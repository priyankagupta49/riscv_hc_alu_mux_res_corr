==> flow/design.v <==
module BIST_MISR(
    input clk, rst,
    input test_en,
    input test_done,
    input [31:0] primary_res,   
    input primary_carry,        
    output reg fault_detected,   
    output reg mux_sel          
);
    reg [31:0] signature;
    parameter GOLDEN_SIGNATURE = 32'h81c6f051;
    always @(posedge clk) begin
        if (rst == 1'b0) begin
            signature <= 32'hACE1;  
            fault_detected <= 1'b0;
            mux_sel <= 1'b0;
        end else if (test_en) begin
            signature <= {signature[30:0], signature[31] ^ signature[21] ^ signature[1] ^ signature[0]} 
                         ^ primary_res 
                         ^ {31'b0, primary_carry};
        end
    if (test_done) begin
        if (signature != GOLDEN_SIGNATURE) begin
            fault_detected <= 1'b1;
            mux_sel <= 1'b1;
        end else begin
            fault_detected <= 1'b0;
            mux_sel <= 1'b0;
        end
    end
    else if (fault_detected) begin
        fault_detected <= 1'b1;
        mux_sel <= 1'b1;
    end
    end
endmodule
=== Tool chain data of BIST_MISR ===
Tool output for the design above, in the order of the flow.
Lines are those of the file above, counted from 1.
Operators: Yosys type, input widths -> output width; for muxes data width and select width s.
Library cell names are shortened.
Not given: -

* Design top: BIST_MISR
* Clock: clk
* Cell library: sky130hd
* Corner: tt_025C_1v80

=== Elaborated design ===
Counts by Yosys on the flattened word-level netlist (proc, flatten, opt, wreduce; memories kept). Register bits leave out memories and registers merged into their read ports (data or address). Print and check cells are left out. Cells with the same type and inputs are merged into one.

* Bits in registers: 34
* Bits in read-only memories: 0
* Memory cells: 0
* Bits in latches: 0
* Memory bits (writable): 0
* Word width x clocked read ports: 0
* Bits of input ports: 37
* Word-level cells: 16

* Reduce/logical cells: 0
* $lt $le $gt $ge: 0
* Bitwise operators: 5
* Shifts and indexed selects: 0
* Div/mod/pow operators: 0
* $add $sub $neg: 0
* Equal/unequal tests: 2
* Muxes and demuxes: 6
* Multipliers: 0

{| class="wikitable"
|+ Operators by type and width
! kind !! number
|-
| $xor 32x1->32 || 1
|-
| $ne 32x32->1 const B || 1
|-
| $xor 32x32->32 || 1
|-
| $mux 1 || 6
|-
| $xor 1x1->1 || 3
|-
| $ne 3x1->1 const B || 1
|}

=== Logic depth ===
Yosys ltp: most cells in a row. Word level: on the elaborated netlist, between registers, memories and ports. Mapped: between sequential cells and ports; inverters and the memories' decode and read muxes count.

* Depth after elaboration: 5
* ABC_AREA: 0
* Depth in mapped cells: 4
* Gate-level depth less buffers: 4

=== Synthesis result ===
The flow's flattened synthesis, as Yosys stat reports it; memories are mapped. The netlist is that of the ABC_AREA named above (0 if unset); the other value can give another one.
Totals and module areas in this step are rounded.

* Area of sequential cells: 0.000691 mm2
* Flip-flops: 34
* Mapped cells: 163
* Mapped area: 0.00158 mm2

{| class="wikitable"
|+ Cell types
! type !! number
|-
| dfxtp_1 || 33
|-
| o211a_1 || 24
|-
| xnor2_1 || 26
|-
| nand2_1 || 26
|-
| xor2_1 || 7
|-
| nor2_1 || 13
|-
| o21ai_0 || 7
|-
| edfxtp_1 || 1
|-
| clkbuf_1 || 7
|-
| xnor3_1 || 1
|-
| and4b_1 || 2
|-
| nor4b_1 || 2
|-
| nand3b_1 || 2
|-
| nor4_1 || 2
|-
| buf_2 || 2
|-
| a41oi_1 || 1
|-
| nand4b_1 || 1
|-
| inv_1 || 2
|}

Not listed: further types 4, cells in them 4.

=== Timing after synthesis ===
Source: OpenSTA report_checks on the synthesized netlist (no wires, ideal clock, input and output delay 20% of the period each), path of least setup slack; recovery checks are left aside. Register names are those of the netlist, which keeps one name where synthesis merged equal registers.

* Path type: in2reg
* From: input port test_done
* To: register mux_sel
* Delay of the path: 0.984 ns
* Required time: 2.239 ns
* Time at the first pin: 0.504 ns
* Buffers on the path: 0
* Setup time: 0.281 ns
* Path slack: 1.032 ns
* Arrival: 1.207 ns
* Period: 2.52 ns
* Driving pins on the path: 4
* Period reached after synthesis: 1.488 ns

"delay of the path" = arrival - input delay + setup time.
"driving pins on the path": output pins that drive a net of the path, with the launching flip-flop's if there is one; two outputs of one cell count as two.
"period reached after synthesis" is the clock period less the worst setup slack; recovery checks do not enter. This is arithmetic on one report: input and output delays are still those of the set period (20% each).
Between the ends stands the longest chain of elaborated cells between them, by number of cells; it is not shown to be the way that was timed. Of several equally long chains one is given.
Each line given opens the expression or statement behind the cell; cells for indexed reads and writes are added by Yosys, which also makes memories of some case tables.
At most two assigning lines are given for a register; there are more.
Ways into the end's enable are left out, as the timed path ends at the data pin.

* Path through: nor4b_1 > nand4_1 > nor4_1 > a41oi_1
* Length of the longest elaborated chain: 1
* Elaborated cells between the ends (all ways): 1
* Those cells by class: mux (1)

{| class="wikitable"
|+ RTL lines, path post-synthesis
! item !! line !! RTL
|-
| start: declaration || 4 || <nowiki>input test_done,</nowiki>
|-
| $mux 1 || 22 || <nowiki>if (test_done) begin</nowiki>
|-
| end: assignment || 16 || <nowiki>mux_sel <= 1'b0;</nowiki>
|-
| end: assignment || 25 || <nowiki>mux_sel <= 1'b1;</nowiki>
|-
| end: declaration || 8 || <nowiki>output reg mux_sel</nowiki>
|}

=== Timing after layout ===
Path of least setup slack in the final report of stored run 2 (OpenROAD, finished layout, wires in). Where an end is a register, its clock arrival counts in the times.

* Path type: reg2reg
* From: register signature[9]
* To: register mux_sel
* Arrival: 1.52 ns
* Driving pins on the path: 4
* Buffers on the path: 0
* Setup time: 0.27 ns
* Path slack: -0.02 ns
* Required time: 1.50 ns
* Period: 1.49 ns
* Time at the first pin: 0.28 ns

Between the ends stands the longest chain of elaborated cells between them, by number of cells; it is not shown to be the way that was timed. Of several equally long chains one is given.
At most two assigning lines are given for a register; there are more.

* Path through: dfxtp_1 > or4_4 > nor4_4 > a41oi_2
* Length of the longest elaborated chain: 3
* Elaborated cells between the ends (all ways): 3
* Those cells by class: eq/ne (1); mux (2)

{| class="wikitable"
|+ RTL lines, path post-layout
! item !! line !! RTL
|-
| start: declaration || 10 || <nowiki>reg [31:0] signature;</nowiki>
|-
| start: assignment || 14 || <nowiki>signature <= 32'hACE1;</nowiki>
|-
| start: assignment || 18 || <nowiki>signature <= {signature[30:0], signature[31] ^ signature[21] ^ signature[1] ^ signature[0]}</nowiki>
|-
| $ne 32x32->1 || 23 || <nowiki>if (signature != GOLDEN_SIGNATURE) begin</nowiki>
|-
| $mux 1 || 23 ||
|-
| $mux 1 || 22 || <nowiki>if (test_done) begin</nowiki>
|-
| end: assignment || 16 || <nowiki>mux_sel <= 1'b0;</nowiki>
|-
| end: assignment || 25 || <nowiki>mux_sel <= 1'b1;</nowiki>
|-
| end: declaration || 8 || <nowiki>output reg mux_sel</nowiki>
|}

==> runs of BIST_MISR <==
Design BIST_MISR on sky130hd. What follows are 2 stored runs of the flow, each under its own settings; their order means nothing. The constraints put input and output delay at 20% of the set period each and load the outputs with 0.01 pF.
By "achieved clock period" is meant the clock period of the run minus its worst setup slack. This is arithmetic on one report: input and output delays are still those of the set period (20% each).
"worst setup path time" is the time allowed to the run's worst setup path (the clock period less input and output delay, where it has them) less its slack. Clock arrival times count: a late capture clock shortens it, a late launch clock lengthens it.
"power": no workload was simulated; the value follows from the tool's default switching activity.
The measured numbers are rounded.

Stored run 1
==> flow/run.sh <==
#!/bin/bash
# the make line also repeats the synthesis and layout settings of config.mk as NAME=value (left out here)
make -C /OpenROAD-flow-scripts/flow DESIGN_CONFIG=/design/flow/config.mk WORK_HOME=/design/flow/orfs CLKGATE_MAP_FILE= finish
==> flow/config.mk <==
export PLATFORM = sky130hd
export DESIGN_NAME = BIST_MISR
export DESIGN_NICKNAME = BIST_MISR
export VERILOG_FILES = /design/flow/design.v
export SDC_FILE = /design/flow/constraint.sdc
export NUM_CORES = 4
export LEC_CHECK = 0
export CAP_MARGIN = 30
export CELL_PAD_IN_SITES_DETAIL_PLACEMENT = 1
export CELL_PAD_IN_SITES_GLOBAL_PLACEMENT = 1
export CORE_MARGIN = 2
export CORE_UTILIZATION = 69
export CTS_CLUSTER_DIAMETER = 358
export CTS_CLUSTER_SIZE = 59
export GPL_ROUTABILITY_DRIVEN = 0
export GPL_TIMING_DRIVEN = 0
export PLACE_DENSITY_LB_ADDON = 0.19
export SETUP_SLACK_MARGIN = 0.23
export SLEW_MARGIN = 10
==> flow/constraint.sdc <==
create_clock -name core_clock -period 1.48 [get_ports {clk}]
set_input_delay 0.2960 -clock core_clock [delete_from_list [all_inputs] [get_ports {clk}]]
set_output_delay 0.2960 -clock core_clock [all_outputs]
set_load 0.01 [all_outputs]

==> results of stored run 1 <==
did not finish, placement stopped with FLW-0024

Stored run 2
==> flow/run.sh <==
#!/bin/bash
# the make line also repeats the synthesis and layout settings of config.mk as NAME=value (left out here)
make -C /OpenROAD-flow-scripts/flow DESIGN_CONFIG=/design/flow/config.mk WORK_HOME=/design/flow/orfs CLKGATE_MAP_FILE= finish
==> flow/config.mk <==
export PLATFORM = sky130hd
export DESIGN_NAME = BIST_MISR
export DESIGN_NICKNAME = BIST_MISR
export VERILOG_FILES = /design/flow/design.v
export SDC_FILE = /design/flow/constraint.sdc
export NUM_CORES = 4
export LEC_CHECK = 0
export CAP_MARGIN = 20
export CORE_MARGIN = 2
export CORE_UTILIZATION = 40
export SLEW_MARGIN = 20
==> flow/constraint.sdc <==
create_clock -name core_clock -period 1.49 [get_ports {clk}]
set_input_delay 0.2980 -clock core_clock [delete_from_list [all_inputs] [get_ports {clk}]]
set_output_delay 0.2980 -clock core_clock [all_outputs]
set_load 0.01 [all_outputs]

==> results of stored run 2 <==
chip area after synthesis (Yosys): 0.00158 mm2
die area: 0.00446 mm2
standard-cell area of the final layout: 0.00228 mm2
utilization: 0.614
worst setup slack after layout: -0.016 ns
total negative slack: -0.016 ns
worst hold slack: 0.431 ns
power: 2.29 mW
achieved clock period: 1.506 ns
worst setup path time: 1.51 ns
worst setup path kind: reg2reg
